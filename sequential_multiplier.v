==> flow/design.v <==
module FlagCounter
#(
	parameter NBITS = 4,
	parameter VALUE =8
)
(
	input clk,
	input reset,
	input enable,
	output flag
);
reg [NBITS-1 : 0] counter_reg;
	always@(posedge clk or negedge reset) begin
		if (reset == 1'b0)
			counter_reg <= {NBITS{1'b0}};
		else
			if(enable == 1'b1)
				counter_reg <= counter_reg + 1'b1;
			else
				counter_reg <= {NBITS{1'b0}};
	end
assign flag = (counter_reg==VALUE)?1'b1:1'b0;
endmodule
 module Register_With_Sync_Reset
#(
	parameter WORD_LENGTH = 8
)
(
	input clk,
	input reset,
	input enable,
	input Sync_Reset,
	input [WORD_LENGTH-1 : 0] Data_Input,
	output [WORD_LENGTH-1 : 0] Data_Output
);
reg  [WORD_LENGTH-1 : 0] Data_reg;
always@(posedge clk or negedge reset) begin
	if(reset == 1'b0) 
		Data_reg <= 0;
	else 
		if(enable == 1'b1)
			if(Sync_Reset == 1'b0)
				Data_reg <= {WORD_LENGTH{1'b0}};
			else
				Data_reg <= Data_Input;
end
assign Data_Output = Data_reg;
endmodule
module sequential_multiplier
#(
	parameter WORD_LENGTH = 8								 
)
(	
	input start,
	input [WORD_LENGTH-1:0] Multiplier,	
	input [WORD_LENGTH-1:0] Multiplicand,	
	input clk,
	input reset,
	output reg ready,
	output [(WORD_LENGTH*2)-1:0] Product
);
localparam IDLE = 0;
localparam LOAD = 1; 
localparam SHIFT = 2; 
localparam READY = 3; 
reg [1:0]State;
reg shift;
reg load;
reg load_product;
reg Sync_Reset;
reg counter_enable;
wire [(WORD_LENGTH*2)-1:0] result_temp;
wire [(WORD_LENGTH*2)-1:0]  sum_one_reg;
wire counter_flag;
wire [WORD_LENGTH-1:0]  multiplicand_reg;
wire [WORD_LENGTH-1:0]  multiplier_reg;
wire sign_multiplier;
wire sign_multiplicand;
wire sign_product;
wire [WORD_LENGTH-1:0]  Multiplicand_2C;
wire [WORD_LENGTH-1:0]  Multiplier_2C;
wire [(WORD_LENGTH*2)-1:0]  Product_2C;
shift_register
#(
	.WORD_LENGTH(WORD_LENGTH),
	.SHIFT_LR ( 0 )
)
SR_L_MULTIPLICAND					 
(
	.D(Multiplicand_2C),
	.clk(clk),
	.reset(reset),
	.load(load),
	.shift(shift),
	.Q(multiplicand_reg)
);
shift_register
#(
	.WORD_LENGTH(WORD_LENGTH),
	.SHIFT_LR ( 1 )
) 
SR_R_MULTIPLIER			   	 
(
	.D(Multiplier_2C),
	.clk(clk),
	.reset(reset),
	.load(load),
	.shift(shift),
	.Q(multiplier_reg)
);
Register_With_Sync_Reset
#(
	.WORD_LENGTH((WORD_LENGTH*2))
) 
Accumulator		   	         
(
	.clk(clk),
	.reset(reset),
	.enable(load_product),
	.Sync_Reset(Sync_Reset),
	.Data_Input(result_temp),
	.Data_Output(Product_2C)
);
FlagCounter
#(
	.NBITS(4),
	.VALUE(WORD_LENGTH-1)
) 
FSM_counter 		   	         
(
	.clk(clk),
	.reset(reset),
	.enable(counter_enable),
	.flag(counter_flag)
);
assign sum_one_reg = (multiplier_reg[0]==1) ? {{(WORD_LENGTH-1) {1'b0}} ,multiplicand_reg} : {((WORD_LENGTH*2)-1) {1'b0}};
assign result_temp = sum_one_reg + Product_2C;
assign sign_multiplier = Multiplier[WORD_LENGTH-1];
assign Multiplier_2C = (Multiplier[WORD_LENGTH-1]==0) ? Multiplier : (~Multiplier + 1'b1);
assign sign_multiplicand = Multiplicand[WORD_LENGTH-1];
assign Multiplicand_2C = (Multiplicand[WORD_LENGTH-1]==0) ? Multiplicand : (~Multiplicand + 1'b1);
assign sign_product = (sign_multiplier | sign_multiplicand);
assign Product[(WORD_LENGTH*2)-1] = sign_product;
assign Product[(WORD_LENGTH*2)-2:0] = (sign_product==0) ? Product_2C : (~Product_2C + 1'b1);
always@(posedge clk or negedge reset) begin
	if (reset==0)
		State <= IDLE;
	else 
		case(State)
			IDLE:
			if(start == 1 )
				State <= LOAD;
			else 
				State <= IDLE;
			LOAD:
				State <= SHIFT;
			SHIFT:
				if(counter_flag)
					State <= READY;
				else
					State <= SHIFT;
			READY:
				State <= IDLE;
			default:
				State <= IDLE;
	endcase
end
always@(State) begin
		case(State)
			IDLE:
				begin
					shift = 0;
					load = 0;
					load_product = 0;
					Sync_Reset = 0;
					ready = 0;
					counter_enable=0;
				end
			LOAD:
				begin 
					shift = 0;
					load = 1;
					load_product = 1;
					Sync_Reset = 0;
					ready = 0;
					counter_enable=0;				
				end
			SHIFT:
				begin
					shift = 1;
					load = 0;
					load_product = 1;
					Sync_Reset = 1;
					ready = 0;
					counter_enable=1;					
				end
			READY:
				begin
					shift = 0;
					load = 0;
					load_product = 0;
					Sync_Reset = 0;
					ready = 1;
					counter_enable=0;	
				end
			default:
				begin
					shift = 0;
					load = 0;
					load_product = 0;
					Sync_Reset = 0;
					ready = 0;
					counter_enable=0;
				end
		endcase
end
endmodule
module shift_register
#(
	parameter WORD_LENGTH = 8,
	parameter SHIFT_LR = 0       
)
(
	input [WORD_LENGTH - 1 : 0] D,
	input clk,
	input reset,
	input load,
	input shift,
	output reg [WORD_LENGTH - 1 : 0] Q
);
always @(posedge clk or negedge reset) 
begin
	if(reset==1'b0) 
	begin
		Q<= {(WORD_LENGTH-1) {1'b0}};
	end
	else if (load)
	begin
		Q<=D;
	end
	else
	begin
		if (shift)
		begin
			if(SHIFT_LR)
				Q<=Q>>1;
			else
				Q<=Q<<1;
		end
		else
			Q<=Q;
	end
end
endmodule
## From RTL to reports: sequential_multiplier

The steps from the RTL of sequential_multiplier to its reports follow in flow order.
Line numbers count from 1 in the design file above.
Library cell names are shortened.
Not given: --

| design | value |
|---|---|
| design top | sequential_multiplier |
| clock port | clk |
| standard-cell library | sky130hd |
| library corner | tt_025C_1v80 |

## Word-level counts

Counts by Yosys on the flattened word-level netlist (proc, flatten, opt, wreduce; memories kept). Register bits leave out memories and registers merged into their read ports (data or address). Print and check cells are left out. Cells with the same type and inputs are merged into one.

| bit counts | value |
|---|---|
| output and inout port bits | 17 |
| cells after elaboration | 43 |
| input bits | 19 |
| register bits after elaboration | 38 |

| cells by class | value |
|---|---|
| add/sub/neg operators | 5 |
| equal/unequal tests | 4 |
| bitwise logic cells | 4 |
| reduce/logical cells | 7 |
| muxes and demuxes | 18 |

Operators by type and width:

| operator | number |
|---|---|
| 2-to-1 mux 8 bit | 7 |
| adder 8 x 1 -> 8 bit with constant B | 2 |
| adder 8 x 16 -> 16 bit | 1 |
| NOT 8 bit | 2 |
| 2-to-1 mux 16 bit | 1 |
| adder 15 x 1 -> 15 bit with constant B | 1 |
| NOT 15 bit | 1 |
| 2-to-1 mux 15 bit | 1 |
| OR reduction 3 bit | 3 |
| case mux 2 bit (select 4 bit) | 1 |
| case mux 1 bit (select 2 bit) | 4 |
| equality test 2 bit with constant B | 2 |
| OR reduction 2 bit | 2 |
| adder 4 x 1 -> 4 bit with constant B | 1 |
| equality test 4 x 3 -> 1 bit with constant B | 1 |
| 2-to-1 mux 4 bit | 1 |
| 2-to-1 mux 1 bit | 3 |
| equality test 2 x 1 -> 1 bit with constant B | 1 |
| logical NOT 2 bit | 1 |
| nonzero test 2 bit | 1 |
| bitwise OR 1 bit | 1 |

## Logic depth

Depth = most cells in a row (Yosys ltp): at word level without a register or memory, in the mapped netlist without a sequential cell, where the memories' decode and read muxes count.

| depth | value |
|---|---|
| word-level depth | 5 |
| ABC_AREA | 0 |
| gate-level depth with buffers | 9 |
| gate-level depth less buffers | 9 |

## Synthesis result

Yosys stat after the flow's synthesis: flattened, memories mapped to cells. It holds for the ABC_AREA given above (unset counts as 0); a run with the other value may have another netlist.

Cells by type:

| type | number | total area (um^2) |
|---|---|---|
| dfrtp_1 | 38 | 950.912 |
| ha_1 | 12 | 150.144 |
| xnor2_1 | 17 | 148.893 |
| nand2_1 | 38 | 142.637 |
| xor2_1 | 14 | 122.618 |
| mux2i_1 | 10 | 100.096 |
| o21ai_0 | 16 | 80.077 |
| a21oi_1 | 14 | 70.067 |
| and2_1 | 10 | 62.56 |
| nor2_1 | 16 | 60.058 |
| o31ai_1 | 8 | 60.058 |
| o31ai_2 | 4 | 50.048 |
| inv_1 | 13 | 48.797 |
| o211ai_1 | 6 | 45.043 |
| a211oi_1 | 5 | 37.536 |
| buf_2 | 7 | 35.034 |
| nand3_1 | 7 | 35.034 |
| dfstp_2 | 1 | 26.275 |

Not listed: further types 37, cells in them 62.

| synthesis totals | value |
|---|---|
| sequential area | 977.2 um^2 |
| standard cells after synthesis | 298 |
| synthesis area | 2685.1 um^2 |
| flip-flops | 39 |
| buffers | 14 |

The figures by module come from a second, unflattened synthesis with its own total; it is not the netlist above.

| unflattened totals | value |
|---|---|
| cell total of the unflattened synthesis | 357 |
| area total of the unflattened synthesis | 3027.9 um^2 |

Each row is one instance without its submodules.

By module:

| module | sequential area (um^2) | cells | area (um^2) | times used |
|---|---|---|---|---|
| sequential_multiplier | 101.3 | 206 | 1461.4 | 1 |
| Register_With_Sync_Reset (WORD_LENGTH=16) | 400.4 | 68 | 655.6 | 1 |
| shift_register | 200.2 | 34 | 369.1 | 1 |
| shift_register | 200.2 | 34 | 369.1 | 1 |
| FlagCounter | 100.1 | 15 | 172.7 | 1 |

## Worst setup path after synthesis

Path of least setup slack by OpenSTA after synthesis, without wires, with an ideal clock, recovery checks aside; 20% of the period is set as input and as output delay. Where synthesis merged equal registers, the netlist keeps one of their names.

| timing after synthesis | value |
|---|---|
| path kind | register -> output |
| start | reg Accumulator.Data_reg[5] |
| end | out (name not given) |
| stages on the path | 6 |
| path delay | 1681 ps |
| arrival | 1681 ps |
| required time | 2464 ps |
| buffers on the path | 0 |
| output delay | 616 ps |
| setup slack | 783 ps |
| time at the first pin | 0 ps |
| period | 3080 ps |
| synthesis period reached | 2297 ps |

"path delay" is the arrival time less input delay plus setup time.
A path that ends at an output port has no setup time.
"stages on the path": output pins that drive a net of the path, with the launching flip-flop's if there is one; two outputs of one cell count as two.
"synthesis period reached" is the clock period less the worst setup slack; recovery checks do not enter. This is arithmetic on one report: input and output delays are still those of the set period (20% each).
Between the ends stands the longest chain of elaborated cells between them, by number of cells; it is not shown to be the way that was timed. Of several equally long chains one is given.
A line is the first line of the expression or statement that the cell stems from. Yosys adds cells for indexed reads and writes and turns some case tables into memories.
A register here has more assigning lines than the two given.

| on the way, after synthesis | value |
|---|---|
| cell sequence | dfrtp_1 or4_4 nor4_4 nand3_2 o31ai_2 xnor2_1 |
| length of the longest elaborated chain | 3 |
| elaborated cells on any way between the ends | 3 |
| RTL lines with such cells | 1 |
| classes of those cells | add/sub (1); mux (1); logic (1) |

Ends and longest elaborated chain, after synthesis:

| element | RTL line | text |
|---|---|---|
| from (decl) | 36 | `reg  [WORD_LENGTH-1 : 0] Data_reg;` |
| from (assign) | 39 | `Data_reg <= 0;` |
| from (assign) | 45 | `Data_reg <= Data_Input;` |
| NOT 15 bit | 144 |  |
| adder 15 x 1 -> 15 bit | 144 |  |
| 2-to-1 mux 15 bit | 144 |  |
| to (decl) | 60 |  |

## Timing after layout

From the final timing report of record 1: the path of least setup slack in the routed layout; clock arrival at registers is part of the times.
The report prints the path's times to 10 ps; the period is as set.

| timing post-layout | value |
|---|---|
| path kind | register -> output |
| start | reg Accumulator.Data_reg[2] |
| end | out (name not given) |
| output delay | 550 ps |
| time at the first pin | 280 ps |
| period | 2750 ps |
| stages on the path | 8 |
| arrival | 2150 ps |
| setup slack | 50 ps |
| buffers on the path | 2 |
| required time | 2200 ps |

Between the ends stands the longest chain of elaborated cells between them, by number of cells; it is not shown to be the way that was timed. Of several equally long chains one is given.
A register here has more assigning lines than the two given.

| on the way, post-layout | value |
|---|---|
| cell sequence | dfrtp_1 or4_4 nor4_4 buf_4 nand3_4 o31ai_4 xnor2_1 buf_2 |
| length of the longest elaborated chain | 3 |
| elaborated cells on any way between the ends | 3 |
| RTL lines with such cells | 1 |
| classes of those cells | add/sub (1); mux (1); logic (1) |

Ends and longest elaborated chain, post-layout:

| element | RTL line | text |
|---|---|---|
| from (decl) | 36 | `reg  [WORD_LENGTH-1 : 0] Data_reg;` |
| from (assign) | 39 | `Data_reg <= 0;` |
| from (assign) | 45 | `Data_reg <= Data_Input;` |
| NOT 15 bit | 144 |  |
| adder 15 x 1 -> 15 bit | 144 |  |
| 2-to-1 mux 15 bit | 144 |  |
| to (decl) | 60 |  |

==> runs of sequential_multiplier <==
Flow measurements of sequential_multiplier on sky130hd: 2 stored runs with different settings, listed in no order. Input and output delays are each 20% of the period that was set; the output load is 0.01 pF.
By "clock period achieved" is meant the clock period of the run minus its worst setup slack. This is arithmetic on one report: input and output delays are still those of the set period (20% each).
"time on the worst setup path" means the part of the period allowed to the worst setup path (the constraints hold back 20% at inputs and 20% at outputs) less its slack; where the path has registers, the arrival times of their clocks count too.
"total power after layout" is the tool's figure for a default switching activity; nothing was simulated.
"time on the worst setup path" is known to 10 ps.

#### Record 1

| setting | value |
|---|---|
| period_ns | `2.75` |
| CORE_UTILIZATION | `60` |
| CAP_MARGIN | `20` |
| CORE_MARGIN | `2` |
| SLEW_MARGIN | `20` |

| result | value |
|---|---|
| cell area after synthesis | 2685.1 um^2 |
| area inside the die boundary | 5026.1 um^2 |
| standard-cell area of the final layout | 3264.4 um^2 |
| post-layout utilization | 75.5% |
| setup slack of the worst path | 48 ps |
| total negative slack on setup checks | 0 ps |
| total power after layout | 2.485 mW |
| clock period achieved | 2702 ps |
| time on the worst setup path | 2150 ps |
| class of the worst setup path | register -> output |

#### Record 2

| setting | value |
|---|---|
| period_ns | `3.29` |
| CORE_UTILIZATION | `63` |
| SETUP_SLACK_MARGIN | `0.05` |
| PLACE_DENSITY | `0.64` |
| TNS_END_PERCENT | `5` |
| GPL_TIMING_DRIVEN | `1` |
| CAP_MARGIN | `0` |
| MAX_ROUTING_LAYER | `met4` |
| CORE_MARGIN | `2` |
| SLEW_MARGIN | `20` |

| result | value |
|---|---|
| cell area after synthesis | 2685.1 um^2 |
| area inside the die boundary | 4800.4 um^2 |
| standard-cell area of the final layout | 3201.8 um^2 |
| post-layout utilization | 78.9% |
| setup slack of the worst path | 65 ps |
| total negative slack on setup checks | 0 ps |
| total power after layout | 2.080 mW |
| clock period achieved | 3225 ps |
| time on the worst setup path | 2570 ps |
| class of the worst setup path | register -> output |
